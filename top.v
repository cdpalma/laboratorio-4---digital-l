==> flow/design.v <==
module pulse #(
    parameter integer FREQ_IN = 1000,
    parameter integer FREQ_OUT = 100,
    parameter integer INIT = 0
) (
    input  wire CLK_IN,
    output reg  PULSE_OUT = 0
);
  localparam integer DIVIDER = FREQ_IN / FREQ_OUT;
  localparam integer SizeCounter = $clog2(DIVIDER);
  localparam integer CounterLimit = DIVIDER - 1;
  reg [SizeCounter-1:0] counter = INIT;
  always @(posedge CLK_IN) begin
    if (counter == CounterLimit) begin
      counter   <= 0;
      PULSE_OUT <= 1;
    end else begin
      counter   <= counter + 1;
      PULSE_OUT <= 0;
    end
  end
endmodule
module pulse_width #(
    parameter integer FREQ_IN = 12e6,   
    parameter real WIDTH_PULSE = 10e-6,   
    parameter integer INIT = 0
) (
    input clk,
    input start,
    output reg signal,
    output busy
);
  localparam integer COUNT = (FREQ_IN / (1 / WIDTH_PULSE));
  localparam integer SIZE = $clog2(COUNT);
  localparam integer LIMIT = COUNT - 1;
  initial begin
    signal = 0;
  end
  reg [SIZE-1:0] cnt = INIT;
  always @(posedge clk) begin
    if (start) begin
      cnt <= 0;
      signal <= 1;
    end else if (cnt == LIMIT) begin
      signal <= 0;
    end else begin
      cnt <= cnt + 1;
    end
  end
  assign busy = signal;
endmodule
module chronometer #(
    parameter integer FREQ_IN = 12000000,
    parameter integer LIMIT_RECORD_TIMER = 1000,   
    parameter integer SELECT_UNITS = 1,
    parameter integer SIZE_RECORD_TIMER = $clog2(LIMIT_RECORD_TIMER)
) (
    input clk,
    input resetChronometer,
    input enableTimmerCounter,
    output reg [SIZE_RECORD_TIMER-1:0] recordTimer,
    output reg busy
);
  localparam integer FreqOfUnits = (SELECT_UNITS > 1) ? SELECT_UNITS : (SELECT_UNITS) ? 1e6 : 1e3;
  localparam integer CounterForAnUnit = (FREQ_IN / FreqOfUnits);
  localparam integer SizeOfCounterForAnUnit = $clog2(CounterForAnUnit);
  localparam integer LimitCounterForAnUnit = CounterForAnUnit - 1;
  reg [SizeOfCounterForAnUnit-1:0] unitPartsCounter;
  reg pulseIndicatorUnit;
  initial begin
    recordTimer = 0;
    unitPartsCounter = 0;
    pulseIndicatorUnit = 0;
    busy = 0;
  end
  always @(posedge clk) begin
    if (resetChronometer) begin
      recordTimer <= 0;
      unitPartsCounter <= 0;
      pulseIndicatorUnit <= 0;
      busy <= 0;
    end else begin
      if (enableTimmerCounter) begin   
        unitPartsCounter <= unitPartsCounter + 1;
        busy <= 1;
      end else begin
        busy <= 0;
      end
      if (unitPartsCounter == LimitCounterForAnUnit) begin
        pulseIndicatorUnit <= 1;
        unitPartsCounter   <= 0;   
      end else begin
        pulseIndicatorUnit <= 0;
      end
      if (pulseIndicatorUnit) begin   
        recordTimer <= recordTimer + 1;   
      end
    end
  end
endmodule
module top (
    input  clk,
    input  echoPin,
    output triggerPin,
    output led
);
  localparam integer ClkFreq = 12000000;   
  localparam real WidthPulse = 11e-6;   
  localparam integer LoopFreq = 2;   
  localparam integer InitialPulseCnt = 0;
  localparam integer InitialPulseWidthCnt = 0;
  localparam integer SelectUnitChronometer = 1;   
  localparam integer LimitTimer = 2941;   
  localparam integer LimitRecordTimer = 15000;   
  localparam integer SizeWireTimer = $clog2(LimitRecordTimer);   
  wire start, busy_ultrasonic;
  wire [SizeWireTimer-1:0] timer;
  pulse #(
      .FREQ_IN(ClkFreq),
      .FREQ_OUT(LoopFreq),
      .INIT(InitialPulseCnt)
  ) loopSensor (
      .CLK_IN(clk),
      .PULSE_OUT(start)
  );
  pulse_width #(
      .FREQ_IN(ClkFreq),
      .WIDTH_PULSE(WidthPulse),
      .INIT(InitialPulseWidthCnt)
  ) trigger_sensor (
      .clk(clk),
      .start(start),
      .signal(triggerPin)
  );
  chronometer #(
      .FREQ_IN(ClkFreq),
      .LIMIT_RECORD_TIMER(LimitRecordTimer),   
      .SELECT_UNITS(SelectUnitChronometer)
  ) echo_sensor (
      .clk(clk),
      .resetChronometer(start),
      .enableTimmerCounter(echoPin),
      .recordTimer(timer),
      .busy(busy_ultrasonic)
  );
  assign led = (timer != 0 && timer < LimitTimer && busy_ultrasonic == 0) ? 1 : 0;
endmodule
======== Step by step through the tools: top ========
What the tools print for top, step after step.
Lines are those of the file above, counted from 1.
Cell names lack the library's common part.
A cell with - has no value.
inputs
  top module .............................. top
  clock ................................... clk
  library ................................. sky130hd
  corner .................................. tt_025C_1v80

======== After elaboration ========
Yosys after proc, flatten, opt, wreduce and memory -nomap, before mapping. Enables and synchronous resets that opt folds into registers are not counted as muxes. Memory bits, and registers merged into a memory's read port (data or address), are not among the register bits. Print and check cells are not counted. Equal cells are merged and count once.
cells by class
  muxes and demuxes ....................... 4
  bitwise operators ....................... 1
  equal/unequal tests ..................... 3
  add/subtract/negate cells ............... 4
  reduce/logical cells .................... 4
  order comparisons ....................... 1
operator list
  operator                                       count
  adder 23 x 1 -> 23 bit with constant B         1
  equality test 23 bit with constant B           1
  adder 14 x 1 -> 14 bit with constant B         1
  < comparator 14 x 12 -> 1 bit with constant B  1
  nonzero test 14 bit                            1
  adder 8 x 1 -> 8 bit with constant B           1
  equality test 8 bit with constant B            1
  adder 4 x 1 -> 4 bit with constant B           1
  equality test 4 bit with constant B            1
  2-to-1 mux 1 bit                               4
  logical AND 1 bit                              2
  OR reduction 2 bit                             1
  NOT 1 bit                                      1
word-level totals
  flip-flop bits (word level) ............. 53

======== Longest topological paths ========
Longest topological path by Yosys (ltp), each cell counted once; first at word level (registers and memories cut), then after technology mapping (sequential cells cut; the memories' decode and read muxes count).
logic depth
  word-level depth ........................ 4
  ABC_AREA ................................ 0
  gate-level depth with buffers ........... 5
  mapped depth without buffers ............ 5

======== Netlist ========
Yosys stat after the flow's synthesis: flattened, memories mapped to cells. It holds for the ABC_AREA given above (unset counts as 0); a run with the other value may have another netlist.
cell types
  cell     count  area in all (um^2)
  dfxtp_1  53     1.06E+03
  xnor2_1  21     183.926
  nor2_1   41     153.898
  xor2_1   16     140.134
  nand3_1  20     100.096
  nor4_4   3      63.811
  ha_1     5      62.56
  mux2i_1  5      50.048
  nor3_1   10     50.048
  nor4_1   7      43.792
  and3_1   6      37.536
  nand2_1  10     37.536
  nand4_1  6      37.536
  inv_1    9      33.782
  a21oi_1  6      30.029
  nor4b_1  3      26.275
  and4_1   2      17.517
  nand3_4  1      17.517
Not listed: further types 20, cells in them 27.
mapped netlist
  chip area (Yosys) ....................... 2346.0 um^2
  flip-flop cells ......................... 53
  mapped cells ............................ 251
  buffers ................................. 5
The figures by module come from a second, unflattened synthesis with its own total; it is not the netlist above.
unflattened totals
  cells (unflattened synthesis) ........... 264
  area (unflattened synthesis) ............ 2476.1 um^2
Rows give one instance, submodules left out.
modules
  module       cells  area (um^2)  sequential area (um^2)  times used
  pulse        116    1079.8       480.5                   1
  chronometer  96     883.3        400.4                   1
  pulse_width  42     421.7        180.2                   1
  top          10     91.3         0.0                     1

======== Worst setup path after synthesis ========
Path of least setup slack by OpenSTA after synthesis, without wires, with an ideal clock, recovery checks aside; 20% of the period is set as input and as output delay. Where synthesis merged equal registers, the netlist keeps one of their names.
timing after synthesis
  path type ............................... reg2reg
  start point ............................. register loopSensor.counter[0]
  end point ............................... register loopSensor.counter[14]
  arrival time ............................ 1.505 ns
  setup time .............................. 0.118 ns
  clock period ............................ 1.96 ns
  stages .................................. 6
  required time ........................... 1.842 ns
  buffers on the path ..................... 0
  slack ................................... 0.337 ns
  path delay .............................. 1.623 ns
  synthesis period reached ................ 1.623 ns
"path delay" = arrival - input delay + setup time.
"stages": output pins that drive a net of the path, with the launching flip-flop's if there is one; two outputs of one cell count as two.
"synthesis period reached" is the clock period less the worst setup slack; recovery checks do not enter. This is arithmetic on one report: input and output delays are still those of the set period (20% each).
The rows between start and end are the longest chain of elaborated cells between them; the timing report does not say that the signal goes this way. Where chains are equally long, one stands for them.
Each line given opens the expression or statement behind the cell; cells for indexed reads and writes are added by Yosys, which also makes memories of some case tables.
between the ends, after synthesis
  path through ............................ dfxtp_1 > ha_1 > nand4_2 > nor4_1 > nand3_1 > xnor2_1
  length of the longest elaborated chain .. 1
  elaborated cells between the ends (all ways) .. 2
  source lines of those cells ............. 2
  those cells by class .................... add/sub: 1; eq/ne: 1
ends and longest elaborated chain, after synthesis
  what                    line  source
  start: declaration      12    reg [SizeCounter-1:0] counter = INIT;
  start: assignment       15    counter   <= 0;
  start: assignment       18    counter   <= counter + 1;
  adder 23 x 1 -> 23 bit  18
  end: assignment         15
  end: assignment         18
  end: declaration        12

======== Timing after layout ========
From the final timing report of run A: the path of least setup slack in the routed layout; clock arrival at registers is part of the times.
timing post-layout
  path type ............................... reg2out
  start point ............................. register echo_sensor.recordTimer[1]
  end point ............................... output port led
  clock period ............................ 1.69 ns
  arrival time ............................ 1.38 ns
  stages .................................. 7
  slack ................................... -0.03 ns
  buffers on the path ..................... 1
  external output delay ................... 0.34 ns
  required time ........................... 1.35 ns
The rows between start and end are the longest chain of elaborated cells between them; the timing report does not say that the signal goes this way. Where chains are equally long, one stands for them.
between the ends, post-layout
  path through ............................ dfxtp_2 > inv_2 > ha_4 > nor4b_4 > nand3_1 > and4_1 > buf_2
  length of the longest elaborated chain .. 4
  elaborated cells between the ends (all ways) .. 5
  source lines of those cells ............. 1
  those cells by class .................... compare: 1; mux: 1; reduce/logical: 3
ends and longest elaborated chain, post-layout
  what                            line  source
  start: declaration              61    output reg [SIZE_RECORD_TIMER-1:0] recordTimer,
  start: assignment               78    recordTimer <= 0;
  start: assignment               96    recordTimer <= recordTimer + 1;
  < comparator 14 x 12 -> 1 bit   146   assign led = (timer != 0 && timer < LimitTimer && busy_ultrasonic == 0) ? 1 : 0;
  logical AND 1 bit (2 in a row)  146
  2-to-1 mux 1 bit                146
  end: declaration                105   output led

# Flow runs of top

Design top on sky130hd. What follows are 2 stored runs of the flow, each under its own settings; their order means nothing. The constraints put input and output delay at 20% of the set period each and load the outputs with 0.01 pF.
"achieved period": clock period set for the run, less the worst setup slack. It is reckoned from that one timing run; input and output delays stay at 20% of the period that was set.
"critical setup path time": the worst setup path's part of the clock period (all of it between registers, 20% less for each end at a port) less its slack. A launch clock that arrives late makes it longer, a capture clock that arrives late makes it shorter.
"power consumption" is the tool's figure for a default switching activity; nothing was simulated.

---- run A ----
settings
  period_ns = 1.69
  CORE_UTILIZATION = 17
  PLACE_DENSITY_LB_ADDON = 0.07
  CORE_ASPECT_RATIO = 1.27
  CORE_MARGIN = 4
  CELL_PAD_IN_SITES_GLOBAL_PLACEMENT = 1
  ABC_AREA = 0
  GPL_TIMING_DRIVEN = 1
  GPL_ROUTABILITY_DRIVEN = 1
  CTS_CLUSTER_SIZE = 31
  SLEW_MARGIN = 10
  MAX_ROUTING_LAYER = met5
  CAP_MARGIN = 20
results
  utilization ............................. 0.238
  critical setup path time ................ 1.38 ns
  class of the worst setup path ........... reg2out
  cell area after synthesis ............... 2346.0 um^2
  summed negative setup slack ............. -0.026 ns
  power consumption ....................... 0.00288 W
  standard-cell area after routing ........ 3224.3 um^2
  setup slack of the critical path ........ -0.026 ns
  full die area ........................... 15756.8 um^2
  smallest hold slack ..................... 0.464 ns
  achieved period ......................... 1.716 ns

---- run B ----
settings
  period_ns = 2.06
  SETUP_SLACK_MARGIN = 0.09
  CAP_MARGIN = 20
  CORE_MARGIN = 2
  CORE_UTILIZATION = 40
  SLEW_MARGIN = 20
results
  full die area ........................... 6493.9 um^2
  utilization ............................. 0.471
  achieved period ......................... 1.904 ns
  setup slack of the critical path ........ 0.156 ns
  cell area after synthesis ............... 2346.0 um^2
  standard-cell area after routing ........ 2625.0 um^2
  critical setup path time ................ 1.49 ns
  class of the worst setup path ........... reg2out
  smallest hold slack ..................... 0.463 ns
  power consumption ....................... 0.002102 W
  summed negative setup slack ............. 0.000 ns
